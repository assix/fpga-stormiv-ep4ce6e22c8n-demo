==> flow/design.v <==
module fpga_storm_iv_demo(
    input wire clk,            
    input wire rst_n,          
    input wire [3:0] keys,     
    input wire [3:0] dips,     
    output reg [7:0] leds,     
    output reg [3:0] seg_sel,  
    output reg [7:0] seg_data, 
    output reg beep            
);
    parameter ZERO=8'b11000000; parameter ONE=8'b11111001; parameter TWO=8'b10100100;
    parameter THREE=8'b10110000; parameter FOUR=8'b10011001; parameter FIVE=8'b10010010;
    parameter SIX=8'b10000010; parameter SEVEN=8'b11111000; parameter EIGHT=8'b10000000;
    parameter NINE=8'b10010000; parameter OFF=8'b11111111;
    reg [3:0] digit0 = 0;  
    reg [3:0] digit1 = 0;  
    reg [3:0] digit2 = 0;  
    reg [3:0] digit3 = 0;  
    reg [25:0] one_sec_timer = 0;
    reg [3:0] last_keys = 4'b1111;
    reg [19:0] debounce_timer = 0;
    initial leds = 8'b00001111; 
    reg request_beep = 0; 
    always @(posedge clk) begin
        request_beep <= 0;
        if (!rst_n) begin
            digit0 <= 0; digit1 <= 0; digit2 <= 0; digit3 <= 0;
            one_sec_timer <= 0;
        end 
        else if (one_sec_timer == 49_999_999) begin
            one_sec_timer <= 0;
            if (dips == 4'b1111) begin
                if (digit0 == 9) begin
                    digit0 <= 0;
                    if (digit1 == 9) begin
                        digit1 <= 0;
                        if (digit2 == 9) begin
                            digit2 <= 0;
                            if (digit3 == 9) digit3 <= 0;
                            else digit3 <= digit3 + 1;
                        end else digit2 <= digit2 + 1;
                    end else digit1 <= digit1 + 1;
                end else digit0 <= digit0 + 1;
            end
            else begin
                if (!dips[0]) digit0 <= (digit0 == 9) ? 0 : digit0 + 1;
                if (!dips[1]) digit1 <= (digit1 == 9) ? 0 : digit1 + 1;
                if (!dips[2]) digit2 <= (digit2 == 9) ? 0 : digit2 + 1;
                if (!dips[3]) digit3 <= (digit3 == 9) ? 0 : digit3 + 1;
            end
        end else begin
            one_sec_timer <= one_sec_timer + 1;
        end
        if (debounce_timer > 0) begin
            debounce_timer <= debounce_timer - 1;
            last_keys <= keys;
        end else begin
            if (last_keys != keys) begin
                if ((last_keys[0] && !keys[0]) || (last_keys[1] && !keys[1]) || 
                    (last_keys[2] && !keys[2]) || (last_keys[3] && !keys[3])) 
                begin
                    request_beep <= 1;
                    debounce_timer <= 500000;
                    if (!keys[0]) leds[0] <= ~leds[0];
                    if (!keys[1]) leds[1] <= ~leds[1];
                    if (!keys[2]) leds[2] <= ~leds[2];
                    if (!keys[3]) leds[3] <= ~leds[3];
                end
            end
            last_keys <= keys;
        end
    end
    reg [2:0] beep_state = 0; 
    reg [24:0] beep_timer = 0;
    reg [15:0] tone_counter = 0;
    always @(posedge clk) begin
        case (beep_state)
            0: begin  
                beep <= 0;
                beep_timer <= 0;
                if (request_beep) beep_state <= 1;
            end
            1: begin  
                beep_timer <= beep_timer + 1;
                tone_counter <= tone_counter + 1;
                if (tone_counter > 12500) begin  
                    tone_counter <= 0;
                    beep <= ~beep;
                end
                if (beep_timer > 5_000_000) begin  
                    beep_state <= 0; 
                    beep <= 0;
                end
            end
        endcase
    end
    reg [1:0] scan_idx;
    reg [17:0] scan_timer;
    reg [3:0] digit_to_show;
    always @(posedge clk) begin
        scan_timer <= scan_timer + 1;
        if (scan_timer == 0) scan_idx <= scan_idx + 1;
    end
    always @(*) begin
        case (scan_idx)
            0: digit_to_show = digit0;
            1: digit_to_show = digit1;
            2: digit_to_show = digit2;
            3: digit_to_show = digit3;
        endcase
        case (scan_idx)
            0: seg_sel = 4'b1110; 
            1: seg_sel = 4'b1101; 
            2: seg_sel = 4'b1011; 
            3: seg_sel = 4'b0111; 
        endcase
        case (digit_to_show)
            0: seg_data = ZERO; 1: seg_data = ONE; 2: seg_data = TWO;
            3: seg_data = THREE; 4: seg_data = FOUR; 5: seg_data = FIVE;
            6: seg_data = SIX; 7: seg_data = SEVEN; 8: seg_data = EIGHT;
            9: seg_data = NINE; default: seg_data = OFF;
        endcase
    end
endmodule
# From RTL to reports: fpga_storm_iv_demo
# What the tools print for fpga_storm_iv_demo, step after step.
# Lines are those of the file above, counted from 1.
# Cell names lack the library's common part.
# Not given: --
# setup
top,fpga_storm_iv_demo
clock_port,clk
cell_library,sky130hd
corner,tt_025C_1v80

# Word-level counts
# Source: Yosys, flattened and elaborated, memories not mapped. Widths are those after wreduce. Registers that Yosys merges into a memory's read port (data or address) are not register bits. Print and check cells do not count.
# Memory sizes are those after Yosys's memory passes, which may raise the word count (mostly to a power of two), join words into wider ones and drop unused or constant bits.
# classes
add_sub_neg,10
n_mul,0
div_mod_pow,0
n_cmp,3
equal,21
shifts,0
mux,35
n_logic,12
reduce_logical,30
# op_table
op,count
two-way mux 4 bit,22
two-way mux 20 bit,3
parallel mux 25 bit (select 2 bit),1
parallel mux 4 bit (select 4 bit),2
adder 26 x 1 -> 26 bit (second input constant),1
== test 26 bit (second input constant),1
adder 25 x 1 -> 25 bit (second input constant),1
greater-than comparator 25 x 23 -> 1 bit (second input constant),1
subtractor 20 x 1 -> 20 bit (second input constant),1
greater-than comparator 20 x 1 -> 1 bit (second input constant),1
== test 4 bit (second input constant),5
AND reduction 4 bit,5
adder 18 x 1 -> 18 bit (second input constant),1
logical NOT 18 bit,1
adder 16 x 1 -> 16 bit (second input constant),1
greater-than comparator 16 x 14 -> 1 bit (second input constant),1
adder 4 x 1 -> 4 bit (second input constant),4
!= test 2 x 1 -> 1 bit (second input constant),7
NOT 1 bit,12
AND reduction 2 bit,3
nonzero test 2 bit,3
AND reduction 3 bit,2
parallel mux 3 bit (select 2 bit),1
two-way mux 3 bit,2
AND reduction 5 bit,1
logical AND 1 bit,4
logical NOT 1 bit,4
== test 2 bit (second input constant),2
# Not listed: further kinds 12, cells in them 18.
# word_totals
register_bits,136
latch_bits,0
ramBits,0
romBits,112
clocked_rd_ports_x_width,0
memories,1
input_bits,10
wordCells,130
# memory_table
memory,words,width,rd,wr,line,text
(no name shown),16,7,1,0,117,case (digit_to_show)

# Logic depth
# Depth = most cells in a row (Yosys ltp): at word level without a register or memory, in the mapped netlist without a sequential cell, where the memories' decode and read muxes count.
# depth
depth_word,8
ABC_AREA,0
ltp_mapped,9
mapped_depth_nobuf,9

# Netlist
# Source: synth_stat.txt of the flow (Yosys; design flattened, memories mapped). It holds for the ABC_AREA given above (unset counts as 0); a run with the other value may have another netlist.
# synth_totals
cell_count,702
area_um2,6653.9
sequential_area_um2,3123.0
ffs,134
n_buf,18
# types
type,count
dfxtp_1,90
edfxtp_1,44
xnor2_1,44
xor2_1,44
nor2_1,84
ha_1,22
nand4_1,31
nand2_1,51
nand3_1,37
inv_1,40
nor3_1,24
mux2i_1,11
nor4_1,14
a21oi_1,17
o21ai_0,17
and3_1,13
and4_1,7
and2_1,9
# Not listed: further types 38, cells in them 103.

# Worst setup path after synthesis
# Path of least setup slack by OpenSTA after synthesis, without wires, with an ideal clock, recovery checks aside; 20% of the period is set as input and as output delay. Where synthesis merged equal registers, the netlist keeps one of their names.
# synth_path
path_type,reg-to-reg
start,register debounce_timer[14]
end,register debounce_timer[0]
tclk_ns,3.69
t_arrival_ns,2.346
t_required_ns,3.294
setup_slack_ns,0.949
path_delay_ns,2.742
stages,6
synth_period_reached_ns,2.741
# "path_delay_ns" is the arrival time less input delay plus setup time.
# "stages" counts driving pins, that of a launching flip-flop among them; a cell with two outputs on the path counts twice.
# "synth_period_reached_ns" is the clock period less the worst setup slack; recovery checks do not enter. This is arithmetic on one report: input and output delays are still those of the set period (20% each).
# The rows between start and end are the longest chain of elaborated cells between them; the timing report does not say that the signal goes this way. Where chains are equally long, one stands for them.
# Each line given opens the expression or statement behind the cell; cells for indexed reads and writes are added by Yosys, which also makes memories of some case tables.
# The path ends at the enable pin of a flip-flop; only ways to that pin are counted.
# synth_via
cell_sequence,edfxtp_1 -> or4_1 -> or2_1 -> nor4_1 -> buf_2 -> nand2_1
elab_chain_len,3
# synth_lines
element,line,text
start: declaration,21,reg [19:0] debounce_timer = 0;
start: assignment,55,debounce_timer <= debounce_timer - 1;
start: assignment,63,debounce_timer <= 500000;
greater-than comparator 20 x 1 -> 1 bit,54,if (debounce_timer > 0) begin
nonzero test 2 bit,--,
AND reduction 2 bit,--,
end: assignment,55,
end: assignment,63,
end: declaration,21,

# Path in the finished layout
# Path of least setup slack in the final report of run A (OpenROAD, finished layout, wires in). Where an end is a register, its clock arrival counts in the times.
# layout_path
path_type,reg-to-output
start,register scan_idx[1]
end,output port seg_data[3]
tclk_ns,3.74
out_delay_ns,0.75
t_arrival_ns,2.51
t_required_ns,2.99
setup_slack_ns,0.48
stages,11
# The rows between start and end are the longest chain of elaborated cells between them; the timing report does not say that the signal goes this way. Where chains are equally long, one stands for them.
# The chain passes a memory read, where the word-level depth is cut; so it can be longer than that depth.
# layout_via
cell_sequence,edfxtp_1 -> inv_2 -> ha_4 -> a222oi_1 -> mux2_4 -> inv_4 -> ha_4 -> nand2b_4 -> o21ai_4 -> a21oi_2 -> buf_2
elab_chain_len,3
# layout_lines
element,line,text
start: declaration,97,reg [1:0] scan_idx;
start: assignment,102,if (scan_timer == 0) scan_idx <= scan_idx + 1;
== test 2 bit,105,case (scan_idx)
parallel mux 4 bit (select 4 bit),105,
memory (16 x 7 bit),117,case (digit_to_show)
end: declaration,8,"output reg [7:0] seg_data,"

# Measured results for fpga_storm_iv_demo: 2 stored runs of the Yosys and OpenROAD flow on sky130hd. The settings differ; the order carries no meaning. The constraints put input and output delay at 20% of the set period each and load the outputs with 0.01 pF.
# "worst_setup_path_time_ns" means the part of the period allowed to the worst setup path (the constraints hold back 20% at inputs and 20% at outputs) less its slack; where the path has registers, the arrival times of their clocks count too.
# By "final_power_mw" is meant OpenSTA's value without simulated activity: inputs other than the clock are taken to toggle once in ten clock periods, and the tool carries that through the logic.
# Among the settings, n/a means not set for that run.
run,period_ns,CORE_UTILIZATION,SETUP_SLACK_MARGIN,PLACE_DENSITY_LB_ADDON,CORE_ASPECT_RATIO,TNS_END_PERCENT,CAP_MARGIN,CORE_MARGIN,SLEW_MARGIN,CTS_CLUSTER_DIAMETER,MAX_ROUTING_LAYER,post_route_util_frac,final_power_mw,ys_area_um2,ws_setup_ns,hold_worst_slack_ns,worst_setup_path_time_ns,worst_setup_path_type,design.die.area_um2
run A,3.74,56,1.04,0.08,1.08,70,20,2,20,n/a,n/a,0.672,3.725,6653.9,0.482,0.453,2.51,reg-to-output,12770.6
run B,1.86,27,-0.07,0.24,0.94,55,20,10,25,21,met4,0.384,7.554,6653.9,-0.893,0.456,2.38,reg-to-output,31325.8
